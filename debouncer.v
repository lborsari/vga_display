==> flow/design.v <==
`timescale 1ns / 1ps
module debouncer(
    input in,  
    output reg out,  
    input clk_25M,  
    input reset_n  
);
    localparam
    C_COUNT_MAX = 250_000 - 1;  
    reg [17:0] count = 18'b0;
    reg temp_in = 1'b0;  
    always @ (posedge clk_25M or negedge reset_n) begin
        if(!reset_n) begin  
            count <= 18'b0;
            out <= 1'b0;
            temp_in <= 1'b0;
        end
        else begin
            if(count == C_COUNT_MAX) begin  
                count <= 18'b0;
                out <= in;
                temp_in <= in;
            end
            else if(temp_in != in) begin  
                count <= 18'b0;
                temp_in <= in;
            end
            else begin  
                count <= count + 18'b1;
                temp_in <= in;
            end
        end
    end
endmodule
# Step by step through the tools: debouncer
# The steps from the RTL of debouncer to its reports follow in flow order.
# Lines are those of the file above, counted from 1.
# Operators carry their Yosys type and port widths (W data, S select, Z words).
# A cell with n/a has no value.
# setup
top,debouncer
clk_port,clk_25M
lib,sky130hd
lib_corner,tt_025C_1v80

# After elaboration
# Source: Yosys, flattened and elaborated, memories not mapped. Widths are those after wreduce; folded enables and synchronous resets count as part of the registers. Registers that Yosys merges into a memory's read port (data or address) are not register bits. Print and check cells do not count. Equal cells are merged and count once.
# word_totals
regBits,20
input_bits,3
output_inout_bits,1
# op_classes
addsub,1
eq_ne,2
mux,2
# ops
cell,n
$mux W18,2
$add A18 B1 Y18 const B,1
$eq A18 B18 Y1 const B,1
$ne A1 B1 Y1,1

# Longest topological paths
# Longest topological path by Yosys (ltp), each cell counted once; first at word level (registers and memories cut), then after technology mapping (sequential cells cut; the memories' decode and read muxes count).
# depth
word_depth,3
ABC_AREA,0
ltp_mapped,5
depth_no_buf,5

# After synthesis
# Yosys stat after the flow's synthesis: flattened, memories mapped to cells. It holds for the ABC_AREA given above (unset counts as 0); a run with the other value may have another netlist.
# types
cell,n,type_area_um2
sky130_fd_sc_hd__dfrtp_1,20,500.48
sky130_fd_sc_hd__xnor2_1,12,105.101
sky130_fd_sc_hd__nor2_1,19,71.318
sky130_fd_sc_hd__nor4_1,6,37.536
sky130_fd_sc_hd__xor2_1,4,35.034
sky130_fd_sc_hd__nand4_1,5,31.28
sky130_fd_sc_hd__o41ai_4,1,27.526
sky130_fd_sc_hd__nand3_1,5,25.024
sky130_fd_sc_hd__nor3_1,4,20.019
sky130_fd_sc_hd__nand2_1,5,18.768
sky130_fd_sc_hd__nor4b_2,1,15.014
sky130_fd_sc_hd__ha_1,1,12.512
sky130_fd_sc_hd__buf_6,1,11.261
sky130_fd_sc_hd__inv_1,3,11.261
sky130_fd_sc_hd__mux2_2,1,11.261
sky130_fd_sc_hd__and4_1,1,8.758
sky130_fd_sc_hd__nand3b_1,1,7.507
sky130_fd_sc_hd__o31ai_1,1,7.507
# Other cell types: 3; their cells: 3.
# synth_totals
ff_cells,20
area_mm2,0.0009759
mapped_cells,94
seqArea_mm2,0.0005005
buf_cells,1

# Path before layout
# Source: OpenSTA report_checks on the synthesized netlist (no wires, ideal clock, input and output delay 20% of the period each), path of least setup slack; recovery checks are left aside. Register names are those of the netlist, which keeps one name where synthesis merged equal registers.
# synth_timing
path_kind,reg-to-reg
from,reg count[5]
to,reg count[16]
driving_pins,6
path_slack_ps,-14
arrival_time_ps,1566
t_required_ps,1551
tclk_ps,1670
path_delay_ps,1685
path_buffers,1
synth_period_reached_ps,1684
# "path_delay_ps" = arrival - input delay + setup time.
# "driving_pins" counts driving pins, that of a launching flip-flop among them; a cell with two outputs on the path counts twice.
# "synth_period_reached_ps" = period - worst setup slack (recovery checks aside). The figure is calculated, with input and output delays left at 20% of the set period.
# Between the ends stands the longest chain of elaborated cells between them, by number of cells; it is not shown to be the way that was timed. Of several equally long chains one is given.
# Each line given opens the expression or statement behind the cell; cells for indexed reads and writes are added by Yosys, which also makes memories of some case tables.
# A register here has more assigning lines than the two given.
# synth_between
cell_sequence,sky130_fd_sc_hd__dfrtp_1 sky130_fd_sc_hd__nor4b_2 sky130_fd_sc_hd__nand2_1 sky130_fd_sc_hd__o41ai_4 sky130_fd_sc_hd__buf_6 sky130_fd_sc_hd__nor2_1
elab_chain_len,3
cone_cells,4
lines_between,3
classes_between,add/sub: 1; eq/ne: 1; mux: 2
# synth_lines
item,line_no,text
"start, declared",10,reg [17:0] count = 18'b0;
"start, assigned",14,count <= 18'b0;
"start, assigned",29,count <= count + 18'b1;
$add A18 B1 Y18,29,
$mux W18,24,else if(temp_in != in) begin
$mux W18,19,if(count == C_COUNT_MAX) begin
"end, assigned",20,count <= 18'b0;
"end, assigned",29,
"end, declared",10,

# Path in the finished layout
# From the final timing report of run 2: the path of least setup slack in the routed layout; clock arrival at registers is part of the times.
# The report prints the path's times to 10 ps; the period is as set.
# layout_timing
path_kind,reg-to-reg
from,reg count[9]
to,reg count[12]
driving_pins,7
path_buffers,2
t_required_ps,1310
path_slack_ps,-430
tclk_ps,1160
arrival_time_ps,1730
# Between the ends stands the longest chain of elaborated cells between them, by number of cells; it is not shown to be the way that was timed. Of several equally long chains one is given.
# A register here has more assigning lines than the two given.
# layout_between
cell_sequence,sky130_fd_sc_hd__dfrtp_1 sky130_fd_sc_hd__buf_4 sky130_fd_sc_hd__nor4_2 sky130_fd_sc_hd__nand2_1 sky130_fd_sc_hd__o41ai_4 sky130_fd_sc_hd__buf_12 sky130_fd_sc_hd__nor2_1
elab_chain_len,3
cone_cells,4
lines_between,3
classes_between,add/sub: 1; eq/ne: 1; mux: 2
# layout_lines
item,line_no,text
"start, declared",10,reg [17:0] count = 18'b0;
"start, assigned",14,count <= 18'b0;
"start, assigned",29,count <= count + 18'b1;
$add A18 B1 Y18,29,
$mux W18,24,else if(temp_in != in) begin
$mux W18,19,if(count == C_COUNT_MAX) begin
"end, assigned",20,count <= 18'b0;
"end, assigned",29,
"end, declared",10,

# Flow measurements of debouncer on sky130hd: 2 stored runs with different settings, listed in no order. Input and output delays are each 20% of the period that was set; the output load is 0.01 pF.
# "achieved_period_ps" = clock period - worst setup slack. The figure is calculated, with input and output delays left at 20% of the set period.
# "worstPathTime_ps" is the time allowed to the run's worst setup path (the clock period less input and output delay, where it has them) less its slack. Clock arrival times count: a late capture clock shortens it, a late launch clock lengthens it.
# "design_power_uw" is the tool's figure for a default switching activity; nothing was simulated.
# "worstPathTime_ps" is known to 10 ps.
# Among the settings, n/a means not set for that run.
# Among the results, n/a means that no value is shown for the run.
run name,period_ns,CORE_UTILIZATION,PLACE_DENSITY,CORE_MARGIN,ABC_AREA,GPL_TIMING_DRIVEN,GPL_ROUTABILITY_DRIVEN,CTS_CLUSTER_SIZE,CAP_MARGIN,MAX_ROUTING_LAYER,SLEW_MARGIN,SETUP_SLACK_MARGIN,CORE_ASPECT_RATIO,CELL_PAD_IN_SITES_GLOBAL_PLACEMENT,finalCellArea_mm2,die_area_mm2,final_util_pct,achieved_period_ps,synth_chip_area_mm2,tns_ps,worstPathTime_ps,worstPathKind,design_power_uw,fin_ws_ps
run 1,1.54,67,0.38,8,0,1,0,15,0,met4,20,n/a,n/a,n/a,n/a,n/a,n/a,n/a,n/a,n/a,n/a,n/a,n/a,n/a
run 2,1.16,28,n/a,4,n/a,n/a,1,58,25,n/a,20,0.28,1.75,1,0.0014589,0.0045314,43.4,1586,0.0009759,-7890,1590,reg-to-reg,1593,-426
# Run 1: unfinished; error DPL-0033 in routing
