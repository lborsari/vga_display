==> flow/design.v <==
`timescale 1ns / 1ps
module seven_seg(
    input clk_25M,  
    input reset_n,  
    input [3:0] A,  
    input [3:0] B,  
    input [3:0] C,  
    input [3:0] D,  
    output reg [6:0] segment,  
    output reg [3:0] anode  
);
    reg [3:0] mux_out;  
    reg [3:0] sel = 4'b0111;  
    reg [15:0] count_reg;  
    parameter
    C_MAX_COUNT = 50_000 - 1,  
    ZERO = 7'b0111111,
    ONE = 7'b0000110,
    TWO = 7'b1011011,
    THREE = 7'b1001111,
    FOUR = 7'b1100110,
    FIVE = 7'b1101101,
    SIX = 7'b1111101,
    SEVEN = 7'b0000111,
    EIGHT = 7'b1111111,
    NINE = 7'b1100111,
    HEX_A = 7'b1110111,
    HEX_B = 7'b1111100,
    HEX_C = 7'b0111001,
    HEX_D = 7'b1011110,
    HEX_E = 7'b1111001,
    HEX_F = 7'b1110001;
    assign update = (count_reg == C_MAX_COUNT);  
    always @ (posedge clk_25M or negedge reset_n) begin
        if(!reset_n) begin  
            count_reg <= 9'b0;
        end
        else if(count_reg == C_MAX_COUNT + 1) begin
            count_reg <= 9'b0;
        end
        else begin
            count_reg <= count_reg + 9'b1;
        end
    end
    always @ (posedge clk_25M or negedge reset_n) begin
        if (!reset_n) begin
            sel <= 4'b1110;
            anode <= 4'b1111;
        end
        else if (update) begin
            sel <= {sel[2:0], sel[3]};  
            case(sel)
                4'b0111 : begin
                    anode = sel;
                    mux_out = A;  
                end
                4'b1011 : begin
                    anode = sel;
                    mux_out = B;  
                end
                4'b1101 : begin
                    anode = sel;
                    mux_out = C;  
                end
                4'b1110 : begin
                    anode = sel;
                    mux_out = D;  
                end
                default : begin
                    anode = sel;
                    mux_out = A;
                end
            endcase
            case(mux_out)  
                4'b0: segment = ~ZERO;
                4'h1: segment = ~ONE;
                4'h2: segment = ~TWO;
                4'h3: segment = ~THREE;
                4'h4: segment = ~FOUR;
                4'h5: segment = ~FIVE;
                4'h6: segment = ~SIX;
                4'h7: segment = ~SEVEN;
                4'h8: segment = ~EIGHT;
                4'h9: segment = ~NINE;
                4'hA: segment = ~HEX_A;
                4'hB: segment = ~HEX_B;
                4'hC: segment = ~HEX_C;
                4'hD: segment = ~HEX_D;
                4'hE: segment = ~HEX_E;
                4'hF: segment = ~HEX_F;
                default : segment = ~ZERO;
            endcase
        end
    end
endmodule
Tool chain data of seven_seg
Tool output for the design above, in the order of the flow.
Lines are those of the file above, counted from 1.
Operators: Yosys type, input widths -> output width; for muxes data width and select width s.
Library cell names are shortened.
{"block": "inputs", "design": "seven_seg", "clock": "clk_25M", "lib": "sky130hd", "corner": "tt_025C_1v80"}

After elaboration
Counts by Yosys on the flattened word-level netlist (proc, flatten, opt, wreduce; memories kept). Register bits leave out memories and registers merged into their read ports (data or address); mux counts leave out enables and synchronous resets folded into registers. Print and check cells are left out. Cells with the same type and inputs are merged into one.
Yosys's memory passes give these memory sizes; they may raise the number of words (mostly to a power of two), join words into wider ones and drop unused or constant bits.
{"block": "classes", "add_sub_neg": 1, "n_mul": 0, "n_div": 0, "cmp": 0, "n_eq": 5, "shifts": 0, "mux": 3, "n_logic": 0, "n_reduce_logical": 1}
{"block": "ops", "cell": "$eq 16x16->1 const B", "n": 2}
{"block": "ops", "cell": "$add 16x1->16 const B", "n": 1}
{"block": "ops", "cell": "$mux 16", "n": 1}
{"block": "ops", "cell": "$eq 4x4->1 const B", "n": 3}
{"block": "ops", "cell": "$pmux 4 s3", "n": 1}
{"block": "ops", "cell": "$mux 4", "n": 1}
{"block": "ops", "cell": "$reduce_and 2->1", "n": 1}
{"block": "bits", "reg_bits": 24, "latch_bits": 0, "mem_bits_rw": 0, "romBits": 112, "clocked_rd_ports_x_width": 7, "memories": 1, "inputBits": 18, "output_inout_bits": 11, "elab_cells": 14}
{"block": "memory_table", "memory": "(no name shown)", "words": 16, "width": 7, "rd": 1, "wr": 0, "line_no": 74, "source": "case(mux_out)"}

Logic depth
Depth = most cells in a row (Yosys ltp): at word level without a register or memory, in the mapped netlist without a sequential cell, where the memories' decode and read muxes count.
{"block": "logic_depth", "depth_word": 3, "ABC_AREA": 0, "depth_mapped": 9, "mapped_depth_nobuf": 8}

Netlist
The flow's flattened synthesis, as Yosys stat reports it; memories are mapped. The netlist is that of the ABC_AREA named above (0 if unset); the other value can give another one.
The area totals of this step are shown rounded.
{"block": "types", "cell_type": "dfrtp_1", "n": 17, "type_area_um2": 425.408}
{"block": "types", "cell_type": "edfxtp_1", "n": 7, "type_area_um2": 210.202}
{"block": "types", "cell_type": "dfstp_2", "n": 7, "type_area_um2": 183.926}
{"block": "types", "cell_type": "xnor2_1", "n": 12, "type_area_um2": 105.101}
{"block": "types", "cell_type": "ha_1", "n": 8, "type_area_um2": 100.096}
{"block": "types", "cell_type": "nand3b_1", "n": 8, "type_area_um2": 60.058}
{"block": "types", "cell_type": "nor2_1", "n": 13, "type_area_um2": 48.797}
{"block": "types", "cell_type": "mux2_2", "n": 4, "type_area_um2": 45.043}
{"block": "types", "cell_type": "nand2_1", "n": 12, "type_area_um2": 45.043}
{"block": "types", "cell_type": "inv_1", "n": 11, "type_area_um2": 41.29}
{"block": "types", "cell_type": "nand3_1", "n": 8, "type_area_um2": 40.038}
{"block": "types", "cell_type": "xor2_1", "n": 4, "type_area_um2": 35.034}
{"block": "types", "cell_type": "mux2i_1", "n": 3, "type_area_um2": 30.029}
{"block": "types", "cell_type": "a221oi_4", "n": 1, "type_area_um2": 26.275}
{"block": "types", "cell_type": "a21oi_1", "n": 5, "type_area_um2": 25.024}
{"block": "types", "cell_type": "nor3_1", "n": 5, "type_area_um2": 25.024}
{"block": "types", "cell_type": "mux2_1", "n": 2, "type_area_um2": 22.522}
{"block": "types", "cell_type": "a211oi_4", "n": 1, "type_area_um2": 20.019}
Other cell types: 24; their cells: 36.
{"block": "synth_totals", "stdcells": 164, "yosys_area_mm2": 0.00176, "seqArea_mm2": 0.00082, "ff_cells": 31, "buf_cells": 6}

Path before layout
Path of least setup slack by OpenSTA after synthesis, without wires, with an ideal clock, recovery checks aside; 20% of the period is set as input and as output delay. Where synthesis merged equal registers, the netlist keeps one of their names.
{"block": "synth_path", "path_kind": "register -> register", "from": "register sel[1]", "to": "register segment[3]", "clock_period_ps": 4460, "setup_ps": 170, "t_first_pin_ps": 0, "arrival_ps": 2296, "t_required_ps": 4290, "slack_ps": 1994, "path_delay_ps": 2466, "driving_pins": 10, "path_buffers": 1, "period_less_setup_slack_ps": 2466}
"path_delay_ps" is the arrival time less input delay plus setup time.
"driving_pins": output pins that drive a net of the path, with the launching flip-flop's if there is one; two outputs of one cell count as two.
"period_less_setup_slack_ps" = period - worst setup slack (recovery checks aside). The figure is calculated, with input and output delays left at 20% of the set period.
The rows between start and end are the longest chain of elaborated cells between them; the timing report does not say that the signal goes this way. Where chains are equally long, one stands for them.
A line is the first line of the expression or statement that the cell stems from. Yosys adds cells for indexed reads and writes and turns some case tables into memories.
A register here has more assigning lines than the two given.
{"block": "synth_via", "path_cell_list": "dfstp_2 buf_4 xnor2_1 a211o_4 a221o_1 inv_1 ha_1 inv_1 o211a_1 a311oi_2", "elab_chain_len": 3, "cells_between": 5, "lines_between": 2, "cone_classes": "eq/ne: 3; mux: 2"}
{"block": "synth_rtl", "item": "from (decl)", "line_no": 13, "source": "reg [3:0] sel = 4'b0111;"}
{"block": "synth_rtl", "item": "from (assign)", "line_no": 47, "source": "sel <= 4'b1110;"}
{"block": "synth_rtl", "item": "from (assign)", "line_no": 51, "source": "sel <= {sel[2:0], sel[3]};"}
{"block": "synth_rtl", "item": "$eq 4x4->1", "line_no": 52, "source": "case(sel)"}
{"block": "synth_rtl", "item": "$pmux 4 s3", "line_no": 52}
{"block": "synth_rtl", "item": "$mux 4", "line_no": 50, "source": "else if (update) begin"}
{"block": "synth_rtl", "item": "to (assign)", "line_no": 75, "source": "4'b0: segment = ~ZERO;"}
{"block": "synth_rtl", "item": "to (assign)", "line_no": 76, "source": "4'h1: segment = ~ONE;"}
{"block": "synth_rtl", "item": "to (decl)", "line_no": 9, "source": "output reg [6:0] segment,"}

Path in the finished layout
From the final timing report of flow run 1: the path of least setup slack in the routed layout; clock arrival at registers is part of the times.
The report prints the path's times to 10 ps; the period is as set.
{"block": "layout_path", "path_kind": "register -> register", "from": "register sel[2]", "to": "register segment[3]", "clock_period_ps": 2720, "setup_ps": 160, "t_first_pin_ps": 280, "arrival_ps": 2500, "t_required_ps": 2830, "slack_ps": 330, "driving_pins": 9, "path_buffers": 0}
The rows between start and end are the longest chain of elaborated cells between them; the timing report does not say that the signal goes this way. Where chains are equally long, one stands for them.
A register here has more assigning lines than the two given.
{"block": "layout_via", "path_cell_list": "dfstp_2 xnor2_2 a211o_4 a221o_1 inv_2 ha_4 inv_2 o211a_1 a311oi_2", "elab_chain_len": 3, "cells_between": 5, "lines_between": 2, "cone_classes": "eq/ne: 3; mux: 2"}
{"block": "layout_rtl", "item": "from (decl)", "line_no": 13, "source": "reg [3:0] sel = 4'b0111;"}
{"block": "layout_rtl", "item": "from (assign)", "line_no": 47, "source": "sel <= 4'b1110;"}
{"block": "layout_rtl", "item": "from (assign)", "line_no": 51, "source": "sel <= {sel[2:0], sel[3]};"}
{"block": "layout_rtl", "item": "$eq 4x4->1", "line_no": 52, "source": "case(sel)"}
{"block": "layout_rtl", "item": "$pmux 4 s3", "line_no": 52}
{"block": "layout_rtl", "item": "$mux 4", "line_no": 50, "source": "else if (update) begin"}
{"block": "layout_rtl", "item": "to (assign)", "line_no": 75, "source": "4'b0: segment = ~ZERO;"}
{"block": "layout_rtl", "item": "to (assign)", "line_no": 76, "source": "4'h1: segment = ~ONE;"}
{"block": "layout_rtl", "item": "to (decl)", "line_no": 9, "source": "output reg [6:0] segment,"}

seven_seg through Yosys and OpenROAD on sky130hd: 2 stored runs, unordered, with their settings and measured results. The constraints put input and output delay at 20% of the set period each and load the outputs with 0.01 pF.
"achieved_clock_period_ps": clock period set for the run, less the worst setup slack. It is reckoned from that one timing run; input and output delays stay at 20% of the period that was set.
"worst_setup_path_time_ps" = time allowed to the worst setup path (clock period - input delay - output delay, where it has them) - its slack; a late launch clock adds to it, a late capture clock takes from it.
"design_power_uw": no workload was simulated; the value follows from the tool's default switching activity.
"worst_setup_path_time_ps" is known to 10 ps.
Measured values are rounded.

Flow run 1
==> flow/run.sh <==
#!/bin/bash
# the make line also repeats the synthesis and layout settings of config.mk as NAME=value (left out here)
make -C /OpenROAD-flow-scripts/flow DESIGN_CONFIG=/design/flow/config.mk WORK_HOME=/design/flow/orfs CLKGATE_MAP_FILE= finish
==> flow/config.mk <==
export PLATFORM = sky130hd
export DESIGN_NAME = seven_seg
export DESIGN_NICKNAME = seven_seg
export VERILOG_FILES = /design/flow/design.v
export SDC_FILE = /design/flow/constraint.sdc
export NUM_CORES = 4
export LEC_CHECK = 0
export CAP_MARGIN = 20
export CELL_PAD_IN_SITES_DETAIL_PLACEMENT = 1
export CORE_MARGIN = 2
export CORE_UTILIZATION = 34
export CTS_CLUSTER_DIAMETER = 101
export MAX_ROUTING_LAYER = met4
export PLACE_DENSITY_LB_ADDON = 0.15
export SETUP_SLACK_MARGIN = 0.42
export SLEW_MARGIN = 20
export TNS_END_PERCENT = 100
==> flow/constraint.sdc <==
create_clock -name core_clock -period 2.72 [get_ports {clk_25M}]
set_input_delay 0.5440 -clock core_clock [delete_from_list [all_inputs] [get_ports {clk_25M}]]
set_output_delay 0.5440 -clock core_clock [all_outputs]
set_load 0.01 [all_outputs]

==> results of flow run 1, as JSON <==
{
  "worst_setup_path_time_ps": 2390,
  "worst_path_kind": "register -> register",
  "design_power_uw": 931,
  "timing.setup.ws_ps": 330,
  "final_util_frac": 0.47,
  "tns_setup_ps": 0,
  "layout_stdcell_area_mm2": 0.00237,
  "die_area_mm2": 0.00578,
  "hold_worst_slack_ps": 482,
  "synthArea_mm2": 0.00176,
  "achieved_clock_period_ps": 2390
}

Flow run 2
==> flow/run.sh <==
#!/bin/bash
# the make line also repeats the synthesis and layout settings of config.mk as NAME=value (left out here)
make -C /OpenROAD-flow-scripts/flow DESIGN_CONFIG=/design/flow/config.mk WORK_HOME=/design/flow/orfs CLKGATE_MAP_FILE= finish
==> flow/config.mk <==
export PLATFORM = sky130hd
export DESIGN_NAME = seven_seg
export DESIGN_NICKNAME = seven_seg
export VERILOG_FILES = /design/flow/design.v
export SDC_FILE = /design/flow/constraint.sdc
export NUM_CORES = 4
export LEC_CHECK = 0
export CAP_MARGIN = 5
export CELL_PAD_IN_SITES_GLOBAL_PLACEMENT = 1
export CORE_MARGIN = 2
export CORE_UTILIZATION = 34
export CTS_CLUSTER_DIAMETER = 128
export CTS_CLUSTER_SIZE = 17
export MIN_ROUTING_LAYER = met1
export PLACE_DENSITY_LB_ADDON = 0.03
export SETUP_SLACK_MARGIN = 0.6
export SLEW_MARGIN = 40
==> flow/constraint.sdc <==
create_clock -name core_clock -period 5.06 [get_ports {clk_25M}]
set_input_delay 1.0120 -clock core_clock [delete_from_list [all_inputs] [get_ports {clk_25M}]]
set_output_delay 1.0120 -clock core_clock [all_outputs]
set_load 0.01 [all_outputs]

==> results of flow run 2, as JSON <==
{
  "worst_setup_path_time_ps": 1770,
  "worst_path_kind": "input -> register",
  "design_power_uw": 510,
  "timing.setup.ws_ps": 2280,
  "final_util_frac": 0.439,
  "tns_setup_ps": 0,
  "layout_stdcell_area_mm2": 0.00221,
  "die_area_mm2": 0.00578,
  "hold_worst_slack_ps": 491,
  "synthArea_mm2": 0.00176,
  "achieved_clock_period_ps": 2777
}
